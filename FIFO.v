==> flow/design.v <==
`timescale 1ns / 1ps
module FIFO 
#(parameter data_width =32,parameter addr_width=4)
(input clk, 
input rd_en, 
input wr_en, 
input [data_width-1:0] data_in,  
input reset , 
output reg [data_width-1:0] data_out ,
output reg empty,
output reg full,
output reg [addr_width-1:0] data_counter 
);
reg [data_width-1:0] memory [2**addr_width-1:0]; 
reg [addr_width-1:0] rd_counter;
reg [addr_width-1:0] wr_counter;
reg add; 
reg sub; 
initial
begin
data_counter=0;
rd_counter=0;
wr_counter=0;
end
always @(posedge clk)
begin
     if(reset)
	  begin
	       rd_counter=0;
			 wr_counter=0;
			 full=0;
			 empty=1;
	  end
	  else if(rd_en)
	  begin
	       data_out=memory[rd_counter];
			 rd_counter=rd_counter+1;
			 data_counter=data_counter-1;
			 if(data_counter==0)
			 begin
			 empty=1'b1;
	       full=0;
			 end
			 else
			 begin
			 full=1'b0;
			 empty=0;
			 end
		end
	  else if((wr_en)&&(data_counter<(2**addr_width)))
	  begin
	       memory[wr_counter]=data_in;
			 wr_counter=wr_counter+1;
			 data_counter=data_counter+1;
			 if(data_counter==0)
			 begin
	       full=1'b1;
			 empty=0;
			 end
			 else
			 begin
			 full=1'b0;
			 empty=0;
			 end
	  	end
end
endmodule 
module testbench;
 reg clk;
 reg [31:0] data_in;
 reg rd_en;
 reg wr_en;
 reg reset;
 wire [31:0] data_out;
 wire empty;
 wire full;
 wire [3:0] data_counter;
 FIFO dut ( .clk(clk),.rd_en(rd_en),.wr_en(wr_en),.data_in(data_in),
 .reset(reset),.data_out(data_out),.empty(empty),.full(full),.data_counter(data_counter)
 );
 initial begin
  clk  = 1'b0;
  data_in  = 32'h0;
  rd_en  = 1'b0;
  wr_en  = 1'b0;
  reset  = 1'b1;
  #20;
  reset  = 1'b0;
  wr_en  = 1'b1;
  data_in  = 32'h0;
  #20;
  data_in  = 32'h1;
  #20;
 data_in  = 32'h2;
  #20;
  data_in  = 32'h3;
  #20;
  data_in  = 32'h4;
  #20;
  data_in =  32'h5;
  #20;
  data_in =  32'h6; 
  #20;
  data_in =  32'h7;  
  #20;
  wr_en = 1'b0;
  rd_en = 1'b1;  
 end 
   always #10 clk = ~clk;    
endmodule 
Tool chain data of FIFO. The steps from the RTL of FIFO to its reports follow in flow order. Lines are those of the file above, counted from 1. Library cell names are shortened. Not given: --

Design top: FIFO. Clock: clk. Library: sky130hd. Timing corner: tt_025C_1v80.

Word level. Counts by Yosys on the flattened word-level netlist (proc, flatten, opt, wreduce; memories kept). Register bits leave out memories and registers merged into their read ports (data or address). Print and check cells are left out. Cells with the same type and inputs are merged into one. Memory sizes are those after Yosys's memory passes, which may raise the word count (mostly to a power of two), join words into wider ones and drop unused or constant bits.

The figure for elaborated cells is 36. Register bits: 14. Under RAM bits stands 512. For word width x clocked read ports the number is 32. The figure for memories is 1.

The figure for multiplexer cells is 15. For order comparisons the number is 1. The figure for add/sub/neg operators is 4. Under bitwise operators stands 2. Reduce/logical cells: 8.

Memories: memory (words 16, width 32, read ports 1, write ports 1, RTL line 14) `reg [data_width-1:0] memory [2**addr_width-1:0];`.

Operators by type and width (count): 32-bit two-way mux (3); 4-bit two-way mux (5); 4-bit by 1-bit adder with 4-bit output (second input constant) (3); 4-bit zero test (2); 1-bit two-way mux (7); 2-bit AND reduction (3); 4-bit by 5-bit < comparator with 1-bit output (second input constant) (1); 4-bit by 1-bit subtractor with 4-bit output (second input constant) (1); 1-bit inverter (2); 2-bit nonzero test (1); 2-bit OR reduction (1); 1-bit logical AND (1).

Longest topological paths. Longest topological path by Yosys (ltp), each cell counted once; first at word level (registers and memories cut), then after technology mapping (sequential cells cut; the memories' decode and read muxes count).

For depth in word-level cells the number is 5. For ABC_AREA the number is 0. Under gate-level depth with buffers stands 6. Gate-level depth less buffers: 5.

Synthesis result. Yosys stat after the flow's synthesis: flattened, memories mapped to cells. It holds for the ABC_AREA given above (unset counts as 0); a run with the other value may have another netlist. Totals and module areas in this step are rounded.

Cells by type: edfxtp_1 (count 548, area in all 1.65E+04 sq um); mux4_2 (count 128, area in all 2.88E+03 sq um); a22oi_1 (count 64, area in all 480.461 sq um); dfxtp_1 (count 10, area in all 200.192 sq um); nand2_1 (count 39, area in all 146.39 sq um); clkbuf_1 (count 30, area in all 112.608 sq um); ha_1 (count 8, area in all 100.096 sq um); nor2_1 (count 23, area in all 86.333 sq um); buf_6 (count 5, area in all 56.304 sq um); buf_4 (count 6, area in all 45.043 sq um); xnor2_1 (count 4, area in all 35.034 sq um); xor2_1 (count 4, area in all 35.034 sq um); mux2i_1 (count 3, area in all 30.029 sq um); nand2b_1 (count 4, area in all 25.024 sq um); nor2b_1 (count 4, area in all 25.024 sq um); buf_2 (count 4, area in all 20.019 sq um); nor3_1 (count 4, area in all 20.019 sq um); inv_1 (count 5, area in all 18.768 sq um).

Other cell types: 15; their cells: 23.

The entry for chip area (Yosys) reads 0.021 sq mm. For cells in the netlist the number is 916. Under flip-flops stands 558. For area of sequential cells the number is 0.017 sq mm. The figure for buffer cells is 48.

Timing after synthesis. Source: OpenSTA report_checks on the synthesized netlist (no wires, ideal clock, input and output delay 20% of the period each), path of least setup slack; recovery checks are left aside. Register names are those of the netlist, which keeps one name where synthesis merged equal registers.

Path type: in2reg. From: input rd_en. To: memory memory[3][0]. Arrival: 4045 ps. Under period stands 6680 ps. Under stages on the path stands 3. The figure for data required time is 6219 ps. Buffers on the path: 0. Under delay of the path stands 3170 ps. Path slack: 2174 ps. The figure for input delay is 1336 ps. For synthesis period reached the number is 4506 ps.

"delay of the path" is the arrival time less input delay plus setup time. "stages on the path": output pins that drive a net of the path, with the launching flip-flop's if there is one; two outputs of one cell count as two. "synthesis period reached" = period - worst setup slack (recovery checks aside). The figure is calculated, with input and output delays left at 20% of the set period. Between the ends stands the longest chain of elaborated cells between them, by number of cells; it is not shown to be the way that was timed. Of several equally long chains one is given. A line is the first line of the expression or statement that the cell stems from. Yosys adds cells for indexed reads and writes and turns some case tables into memories. The path ends at the enable pin of a flip-flop; only ways to that pin are counted.

Cell sequence: nor3b_1 > nand2_1 > nor3_1. Cells in the longest elaborated chain: 2. For elaborated cells on any way between the ends the number is 4. The entry for RTL lines with such cells reads 2. Those cells by class: mux (4).

Ends and longest elaborated chain, after synthesis: from (decl) (RTL line 5) `input rd_en,`; 4-bit two-way mux (RTL line 34) `else if(rd_en)`; 4-bit two-way mux (RTL line 27) `if(reset)`; to (decl) (RTL line 14) `reg [data_width-1:0] memory [2**addr_width-1:0];`.

Timing after layout. Path of least setup slack in the final report of flow run A (OpenROAD, finished layout, wires in). Where an end is a register, its clock arrival counts in the times. The path's times are printed in steps of 10 ps; the period is the one set.

Path type: reg2out. From: register data_counter[0]. To: output data_counter[0]. Under period stands 4490 ps. Arrival: 1890 ps. Buffers on the path: 1. Path slack: 1700 ps. The figure for data required time is 3590 ps. Under stages on the path stands 2.

Cell sequence: edfxtp_1 > clkdlybuf4s50_1. Cells in the longest elaborated chain: 0. For elaborated cells on any way between the ends the number is 0. The entry for RTL lines with such cells reads 0.

Ends and longest elaborated chain, after layout: from (decl) (RTL line 12) `output reg [addr_width-1:0] data_counter`; from (assign) (RTL line 38) `data_counter=data_counter-1;`; from (assign) (RTL line 54) `data_counter=data_counter+1;`; to (decl) (RTL line 12).

Subject: flow runs of FIFO

Hi,

2 stored runs of FIFO in the flow (synthesis by Yosys, layout by OpenROAD, sky130hd cells), in arbitrary order. Constraints: input delay and output delay 20% of the set period each, output load 0.01 pF. "clock period reached" is the run's clock period less its worst setup slack. It is reckoned from that one timing run; input and output delays stay at 20% of the period that was set. Results are given in rounded form.

Flow run A has these settings: period_ns 4.49; CORE_UTILIZATION 18; SETUP_SLACK_MARGIN 0.48; PLACE_DENSITY_LB_ADDON 0.03; CORE_ASPECT_RATIO 1.8; ABC_AREA 0; GPL_ROUTABILITY_DRIVEN 1; CTS_CLUSTER_SIZE 61; CTS_CLUSTER_DIAMETER 31; SLEW_MARGIN 20; MAX_ROUTING_LAYER met4; CAP_MARGIN 20; CORE_MARGIN 2. The measured area of the synthesized netlist is 0.021 sq mm. The measured total die area is 0.12 sq mm. The standard-cell area of the final layout reads 0.028 sq mm. The setup slack of the worst path comes to 1700 ps. The sum of negative setup slack is 0 ps. The worst hold slack is 500 ps. The clock period reached reads 2789 ps.

Flow run B has these settings: period_ns 3.68; CAP_MARGIN 20; CORE_MARGIN 2; CORE_UTILIZATION 40; SLEW_MARGIN 20. The measured area of the synthesized netlist is 0.021 sq mm. The measured total die area is 0.054 sq mm. The standard-cell area of the final layout reads 0.025 sq mm. The setup slack of the worst path comes to 1200 ps. The sum of negative setup slack is 0 ps. The worst hold slack is 490 ps. The clock period reached reads 2507 ps.

Regards
